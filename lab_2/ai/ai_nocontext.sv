==> flow/design.v <==
module multiplexed_seven_segment (
    input  logic        clk,          
    input  logic        rst_n,        
    input  logic [3:0]  in0,          
    input  logic [3:0]  in1,          
    output logic [6:0]  seg0,         
    output logic [6:0]  seg1          
);
    logic        sel;                   
    logic [3:0]  mux_in;                
    logic [6:0]  decoded;               
    always_ff @(posedge clk or negedge rst_n) begin
        if (!rst_n)
            sel <= 1'b0;
        else
            sel <= ~sel;
    end
    always_comb begin
        mux_in = (sel) ? in1 : in0;
    end
    always_comb begin
        case (mux_in)
            4'h0: decoded = 7'b0000001;
            4'h1: decoded = 7'b1001111;
            4'h2: decoded = 7'b0010010;
            4'h3: decoded = 7'b0000110;
            4'h4: decoded = 7'b1001100;
            4'h5: decoded = 7'b0100100;
            4'h6: decoded = 7'b0100000;
            4'h7: decoded = 7'b0001111;
            4'h8: decoded = 7'b0000000;
            4'h9: decoded = 7'b0000100;
            4'hA: decoded = 7'b0001000;
            4'hB: decoded = 7'b1100000;
            4'hC: decoded = 7'b0110001;
            4'hD: decoded = 7'b1000010;
            4'hE: decoded = 7'b0110000;
            4'hF: decoded = 7'b0111000;
            default: decoded = 7'b1111111;
        endcase
    end
    always_ff @(posedge clk or negedge rst_n) begin
        if (!rst_n) begin
            seg0 <= 7'b1111111;
            seg1 <= 7'b1111111;
        end else begin
            if (sel)
                seg1 <= decoded;
            else
                seg0 <= decoded;
        end
    end
endmodule
Step by step through the tools: multiplexed_seven_segment
The steps from the RTL of multiplexed_seven_segment to its reports follow in flow order.
Line numbers count from 1 in the design file above.
Operators: Yosys type, input widths -> output width; for muxes data width and select width s.
The mark -- stands for no value.
Set-up
  top module: multiplexed_seven_segment
  clock input: clk
  cell library: sky130hd
  corner: tt_025C_1v80

Elaborated design
Source: Yosys, flattened and elaborated, memories not mapped. Widths are those after wreduce; folded enables and synchronous resets count as part of the registers. Registers that Yosys merges into a memory's read port (data or address) are not register bits. Print and check cells do not count.
Memory sizes are those after Yosys's memory passes, which may raise the word count (mostly to a power of two), join words into wider ones and drop unused or constant bits.
Word-level totals
  memory bits (read-only): 112
  cells after elaboration: 6
  memories: 1
  input bits: 10
  register bits: 15
  output and inout bits: 14
Cells by class
  muxes and demuxes: 1
  bitwise logic cells: 1
Memories
  (name not given): words 16, width 7, rd ports 1, wr ports 0, RTL line 22  | case (mux_in)
Operator list (number)
  $mux 4: 1
  $not 1->1: 1

Longest topological paths
Longest topological path by Yosys (ltp), each cell counted once; first at word level (registers and memories cut), then after technology mapping (sequential cells cut; the memories' decode and read muxes count).
Logic depth
  word-level depth: 1
  ABC_AREA: 1
  depth in mapped cells: 12
  mapped depth without buffers: 11

Mapped cells and area
Source: synth_stat.txt of the flow (Yosys; design flattened, memories mapped). It holds for the ABC_AREA given above (unset counts as 0); a run with the other value may have another netlist.
The area totals of this step are shown rounded.
Mapped netlist
  chip area (Yosys): 935.9 µm²
  buffer cells: 4
  sequential area: 392.9 µm²
  mapped cells: 129
  flip-flop cells: 15
Cells by type
  sky130_fd_sc_hd__dfstp_2: number 14, total area 367.853 µm²
  sky130_fd_sc_hd__nand2_1: number 70, total area 262.752 µm²
  sky130_fd_sc_hd__nand3_1: number 16, total area 80.077 µm²
  sky130_fd_sc_hd__ha_1: number 6, total area 75.072 µm²
  sky130_fd_sc_hd__inv_1: number 10, total area 37.536 µm²
  sky130_fd_sc_hd__dfrtp_1: number 1, total area 25.024 µm²
  sky130_fd_sc_hd__o21ai_4: number 1, total area 16.266 µm²
  sky130_fd_sc_hd__nand2_2: number 2, total area 12.512 µm²
  sky130_fd_sc_hd__buf_6: number 1, total area 11.261 µm²
  sky130_fd_sc_hd__buf_2: number 2, total area 10.01 µm²
  sky130_fd_sc_hd__o21ai_0: number 2, total area 10.01 µm²
  sky130_fd_sc_hd__o21ai_2: number 1, total area 8.758 µm²
  sky130_fd_sc_hd__buf_4: number 1, total area 7.507 µm²
  sky130_fd_sc_hd__nand3b_1: number 1, total area 7.507 µm²
  sky130_fd_sc_hd__inv_2: number 1, total area 3.754 µm²

Worst setup path after synthesis
Source: OpenSTA report_checks on the synthesized netlist (no wires, ideal clock, input and output delay 20% of the period each), path of least setup slack; recovery checks are left aside. Register names are those of the netlist, which keeps one name where synthesis merged equal registers.
Timing path post-synthesis
  path type: reg2reg
  from: register sel
  to: register seg1[3]
  arrival: 1.338 ns
  setup time: 0.076 ns
  required time: 2.704 ns
  clock period: 2.78 ns
  slack: 1.366 ns
  delay of the path: 1.414 ns
  buffers on the path: 1
  stages on the path: 13
  launch time at the first pin: 0.000 ns
  period reached after synthesis: 1.414 ns
"delay of the path" = arrival - input delay + setup time.
"stages on the path" counts driving pins, that of a launching flip-flop among them; a cell with two outputs on the path counts twice.
"period reached after synthesis" = period - worst setup slack (recovery checks aside). The figure is calculated, with input and output delays left at 20% of the set period.
Between the ends stands the longest chain of elaborated cells between them, by number of cells; it is not shown to be the way that was timed. Of several equally long chains one is given.
Each line given opens the expression or statement behind the cell; cells for indexed reads and writes are added by Yosys, which also makes memories of some case tables.
The chain passes a memory read, where the word-level depth is cut; so it can be longer than that depth.
Between the ends, post-synthesis
  path through: sky130_fd_sc_hd__dfrtp_1 sky130_fd_sc_hd__inv_2 sky130_fd_sc_hd__buf_6 sky130_fd_sc_hd__nand2_1 sky130_fd_sc_hd__nand2_2 sky130_fd_sc_hd__inv_1 sky130_fd_sc_hd__ha_1 sky130_fd_sc_hd__nand2_1 sky130_fd_sc_hd__nand2_1 sky130_fd_sc_hd__nand2_1 sky130_fd_sc_hd__nand2_1 sky130_fd_sc_hd__nand2_1 sky130_fd_sc_hd__nand2_1
  length of the longest elaborated chain: 2
  elaborated cells on any way between the ends: 2
  RTL lines with such cells: 2
  classes of those cells: mux (1); memory (1)
RTL lines, path post-synthesis
  start, declared: RTL line 9  | logic        sel;
  start, assigned: RTL line 14  | sel <= 1'b0;
  start, assigned: RTL line 16  | sel <= ~sel;
  $mux 4: RTL line 19  | mux_in = (sel) ? in1 : in0;
  $mem_v2 16x7: RTL line 22  | case (mux_in)
  end, assigned: RTL line 45  | seg1 <= 7'b1111111;
  end, assigned: RTL line 48  | seg1 <= decoded;
  end, declared: RTL line 7  | output logic [6:0]  seg1

Path in the finished layout
Path of least setup slack in the final report of entry B (OpenROAD, finished layout, wires in). Where an end is a register, its clock arrival counts in the times.
Timing path post-layout
  path type: reg2out
  from: register seg0[2]
  to: output port seg0[2]
  required time: 1.84 ns
  slack: 0.52 ns
  launch time at the first pin: 0.24 ns
  stages on the path: 2
  external output delay: 0.46 ns
  clock period: 2.3 ns
  buffers on the path: 1
  arrival: 1.32 ns
Between the ends, post-layout
  path through: sky130_fd_sc_hd__dfstp_2 sky130_fd_sc_hd__clkdlybuf4s50_1
  length of the longest elaborated chain: 0
  elaborated cells on any way between the ends: 0
  RTL lines with such cells: 0
RTL lines, path post-layout
  start, declared: RTL line 6  | output logic [6:0]  seg0,
  start, assigned: RTL line 44  | seg0 <= 7'b1111111;
  start, assigned: RTL line 50  | seg0 <= decoded;
  end, declared: RTL line 6

Memo
Re: implementation data of multiplexed_seven_segment

2 stored runs of multiplexed_seven_segment in the flow (synthesis by Yosys, layout by OpenROAD, sky130hd cells), in arbitrary order. Constraints: input delay and output delay 20% of the set period each, output load 0.01 pF.
"clock period reached" means the clock period less the worst setup slack. The figure is calculated, with input and output delays left at 20% of the set period.
"allowed time less slack (worst setup path)" means the part of the period allowed to the worst setup path (the constraints hold back 20% at inputs and 20% at outputs) less its slack; where the path has registers, the arrival times of their clocks count too.
"total power after layout": no workload was simulated; the value follows from the tool's default switching activity.
Measured values are rounded.

==> entry A: settings <==
{ "period_ns": 1.5, "CORE_UTILIZATION": 70, "PLACE_DENSITY": 0.7, "CORE_ASPECT_RATIO": 0.67, "CELL_PAD_IN_SITES_DETAIL_PLACEMENT": 2, "TNS_END_PERCENT": 30, "CTS_CLUSTER_SIZE": 17, "CTS_CLUSTER_DIAMETER": 326, "MIN_ROUTING_LAYER": "met1", "CAP_MARGIN": 20, "CORE_MARGIN": 2, "SLEW_MARGIN": 20 }
==> entry A: results <==
not finished: floorplanning ended with error PDN-0185

==> entry B: settings <==
{ "period_ns": 2.3, "CORE_UTILIZATION": 15, "HOLD_SLACK_MARGIN": 0.22, "CORE_ASPECT_RATIO": 0.56, "ABC_AREA": 1, "CTS_CLUSTER_DIAMETER": 227, "CAP_MARGIN": 15, "MIN_ROUTING_LAYER": "met2", "MAX_ROUTING_LAYER": "met5", "CORE_MARGIN": 2, "SLEW_MARGIN": 20 }
==> entry B: results <==
allowed time less slack (worst setup path): 1.32 ns
class of the worst setup path: reg2out
worst hold slack in the final report: 0.466 ns
clock period reached: 1.778 ns
chip area after synthesis (Yosys): 935.9 µm²
total power after layout: 0.6775 mW
area inside the die boundary: 6914 µm²
total negative setup slack: 0.000 ns
smallest setup slack: 0.522 ns
std-cell area (final layout): 1297 µm²
utilization in the final report: 0.217
